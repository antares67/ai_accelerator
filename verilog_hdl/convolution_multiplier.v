==> flow/design.v <==
module convolution_multiplier(input clk, input [7:0] factor1, factor2, output reg [15:0] product);
function [15:0] karatsuba;
input [7:0] x, y;
reg [15:0] result;
reg [3:0] a, b, c, d, n2;
reg [7:0] ac, ad, bc, bd;
reg [15:0] ad_bc;
begin
        n2 = 4;  
        a = x[7:4];
        b = x[3:0];
        c = y[7:4];
        d = y[3:0];
        ac = a*c;
        ad = a*d;
        bc = b*c;
        bd = b*d;
        ad_bc = ((a + b)*(c + d)) - ac - bd;
        karatsuba = ac * 2**(2 * n2) + (ad_bc * 2**n2) + bd;
    end
endfunction
always @(posedge clk) begin
    product = karatsuba(factor1,factor2);
end
endmodule
-- Tool chain data of convolution_multiplier
The steps from the RTL of convolution_multiplier to its reports follow in flow order.
Lines are those of the file above, counted from 1.
Cell names lack the library's common part.
The mark -- stands for no value.
- top module: convolution_multiplier
- clock input: clk
- standard-cell library: sky130hd
- library corner: tt_025C_1v80

-- Word-level counts
Yosys after proc, flatten, opt, wreduce and memory -nomap, before mapping. Enables and synchronous resets that opt folds into registers are not counted as muxes. Memory bits, and registers merged into a memory's read port (data or address), are not among the register bits. Print and check cells are not counted. Equal cells are merged and count once.
- noted add/sub/neg operators: 6
- $mul: 3
- operators by type and width (operator ; number):
    4-bit by 4-bit multiplier with 8-bit output ; 2
    5-bit by 5-bit multiplier with 10-bit output ; 1
    16-bit adder ; 1
    16-bit by 8-bit adder with 16-bit output ; 1
    12-bit by 8-bit subtractor with 12-bit output ; 1
    10-bit by 8-bit subtractor with 11-bit output ; 1
    4-bit by 4-bit adder with 5-bit output ; 2
- noted register bits: 16
- bits of input ports at 17
- output and inout bits: 16
- noted elaborated cells: 10

-- Longest topological paths
Yosys ltp: most cells in a row. Word level: on the elaborated netlist, between registers, memories and ports. Mapped: between sequential cells and ports; inverters and the memories' decode and read muxes count.
- depth after elaboration: 6
- ABC_AREA: 0
- depth in mapped cells: 32
- gate-level depth less buffers at 32

-- After synthesis
The flow's flattened synthesis, as Yosys stat reports it; memories are mapped. The netlist is that of the ABC_AREA named above (0 if unset); the other value can give another one.
- cell types (cell type ; number):
    ha_1 ; 70
    fa_1 ; 29
    dfxtp_1 ; 16
    inv_1 ; 62
    xnor2_1 ; 21
    and2_1 ; 28
    nand2_1 ; 30
    a21oi_1 ; 21
    xor2_1 ; 10
    o21ai_0 ; 14
    a21o_1 ; 9
    nor2_1 ; 11
    nor2b_1 ; 6
    o21bai_1 ; 5
    o41ai_4 ; 1
    nand2b_1 ; 4
    nand3b_1 ; 3
    o21a_1 ; 3
Other cell types: 16; their cells: 23.
- cell count: 366
- chip area (Yosys) at 0.0032243 sq mm
- flip-flop cells at 16
- noted buffer cells: 0

-- Timing after synthesis
Path of least setup slack by OpenSTA after synthesis, without wires, with an ideal clock, recovery checks aside; 20% of the period is set as input and as output delay. Where synthesis merged equal registers, the netlist keeps one of their names.
- path type: in2reg
- start point: in factor2[7]
- end point: reg (no name shown)
- clock period: 11.7 ns
- noted input delay: 2.340 ns
- library setup time at 0.130 ns
- time at the first pin at 2.340 ns
- noted arrival: 8.686 ns
- required time: 11.570 ns
- setup slack: 2.885 ns
- delay of the path at 6.476 ns
- noted stages on the path: 29
- synthesis period reached: 8.815 ns
"delay of the path" is the arrival time less input delay plus setup time.
"stages on the path": output pins that drive a net of the path, with the launching flip-flop's if there is one; two outputs of one cell count as two.
"synthesis period reached" is the clock period less the worst setup slack; recovery checks do not enter. This is arithmetic on one report: input and output delays are still those of the set period (20% each).
Between the ends stands the longest chain of elaborated cells between them, by number of cells; it is not shown to be the way that was timed. Of several equally long chains one is given.
Each line given opens the expression or statement behind the cell; cells for indexed reads and writes are added by Yosys, which also makes memories of some case tables.
- cell sequence: nand2_1 -> fa_1 -> fa_1 -> inv_1 -> ha_1 -> a21oi_1 -> inv_1 -> a21oi_1 -> xnor2_1 -> inv_1 -> fa_1 -> inv_1 -> fa_1 -> fa_1 -> inv_1 -> ha_1 -> a211oi_1 -> nor2_1 -> ha_1 -> o21a_1 -> o31a_1 -> o21ai_0 -> a21boi_0 -> a21oi_1 -> ha_1 -> a21o_1 -> a21oi_1 -> a32o_1 -> xnor3_1
- length of the longest elaborated chain: 6
- RTL lines, path post-synthesis (item ; RTL line ; source):
    start, declared ; 1 ;
    4-bit by 4-bit adder with 5-bit output ; 18 ; ad_bc = ((a + b)*(c + d)) - ac - bd;
    5-bit by 5-bit multiplier with 10-bit output ; 18 ;
    10-bit by 8-bit subtractor with 11-bit output ; 18 ;
    12-bit by 8-bit subtractor with 12-bit output ; 18 ;
    16-bit adder ; 19 ; karatsuba = ac * 2**(2 * n2) + (ad_bc * 2**n2) + bd;
    16-bit by 8-bit adder with 16-bit output ; 19 ;
    end, assigned ; 23 ;
    end, declared ; 1 ;

-- Path in the finished layout
Path of least setup slack in the final report of flow run 1 (OpenROAD, finished layout, wires in). Where an end is a register, its clock arrival counts in the times.
- path type: in2reg
- start point: in factor1[5]
- end point: reg (no name shown)
- clock period: 5.88 ns
- noted input delay: 1.18 ns
- library setup time at 0.13 ns
- time at the first pin at 1.18 ns
- noted arrival: 7.66 ns
- required time: 6.00 ns
- setup slack: -1.67 ns
- noted stages on the path: 29
Between the ends stands the longest chain of elaborated cells between them, by number of cells; it is not shown to be the way that was timed. Of several equally long chains one is given.
- cell sequence: buf_8 -> nand2_4 -> fa_1 -> fa_1 -> inv_2 -> buf_6 -> fa_2 -> buf_4 -> xor2_2 -> fa_1 -> fa_1 -> fa_1 -> inv_2 -> ha_4 -> buf_4 -> a21o_2 -> a21oi_1 -> xnor2_1 -> ha_1 -> inv_1 -> a21boi_4 -> nor3_2 -> xor2_1 -> ha_1 -> buf_6 -> nand3b_1 -> o21ai_1 -> nor3_1 -> o211ai_1
- length of the longest elaborated chain: 6
- RTL lines, path after layout (item ; RTL line ; source):
    start, declared ; 1 ;
    4-bit by 4-bit adder with 5-bit output ; 18 ; ad_bc = ((a + b)*(c + d)) - ac - bd;
    5-bit by 5-bit multiplier with 10-bit output ; 18 ;
    10-bit by 8-bit subtractor with 11-bit output ; 18 ;
    12-bit by 8-bit subtractor with 12-bit output ; 18 ;
    16-bit adder ; 19 ; karatsuba = ac * 2**(2 * n2) + (ad_bc * 2**n2) + bd;
    16-bit by 8-bit adder with 16-bit output ; 19 ;
    end, assigned ; 23 ;
    end, declared ; 1 ;

Subject: flow runs of convolution_multiplier

Hi,

Stored flow runs of convolution_multiplier (2 of them; Yosys, OpenROAD, sky130hd). They differ in their settings and are not a sequence. Constraints: input delay and output delay 20% of the set period each, output load 0.01 pF.
By "period reached" is meant the clock period of the run minus its worst setup slack. This is arithmetic on one report: input and output delays are still those of the set period (20% each).
"time used up by the worst setup path": the worst setup path's part of the clock period (all of it between registers, 20% less for each end at a port) less its slack. A launch clock that arrives late makes it longer, a capture clock that arrives late makes it shorter.

Flow run 1
Settings were period_ns = 5.88; CORE_UTILIZATION = 56; PLACE_DENSITY_LB_ADDON = 0.23; CORE_MARGIN = 2; CTS_CLUSTER_SIZE = 65; MIN_ROUTING_LAYER = met1; CAP_MARGIN = 20; SLEW_MARGIN = 20
- cell area after synthesis: 0.0032243 sq mm
- die area: 0.0063808 sq mm
- standard-cell area after layout: 0.0050361 sq mm
- final utilization at 0.909
- worst slack on setup checks: -1.665 ns
- setup total negative slack at -10.443 ns
- final worst hold slack: 1.728 ns
- period reached at 7.545 ns
- time used up by the worst setup path: 6.37 ns
- class of the worst setup path: in2reg

Flow run 2
Settings were period_ns = 14.5; CORE_UTILIZATION = 38; SETUP_SLACK_MARGIN = -0.76; PLACE_DENSITY_LB_ADDON = 0.02; CELL_PAD_IN_SITES_GLOBAL_PLACEMENT = 1; TNS_END_PERCENT = 45; GPL_ROUTABILITY_DRIVEN = 0; CTS_CLUSTER_DIAMETER = 260; CAP_MARGIN = 40; SLEW_MARGIN = 0; MAX_ROUTING_LAYER = met4; CORE_MARGIN = 2
- cell area after synthesis: 0.0032243 sq mm
- die area: 0.0092381 sq mm
- standard-cell area after layout: 0.0037311 sq mm
- final utilization at 0.454
- worst slack on setup checks: 4.215 ns
- setup total negative slack at 0.000 ns
- final worst hold slack: 3.425 ns
- period reached at 10.285 ns
- time used up by the worst setup path: 7.38 ns
- class of the worst setup path: in2reg

Regards
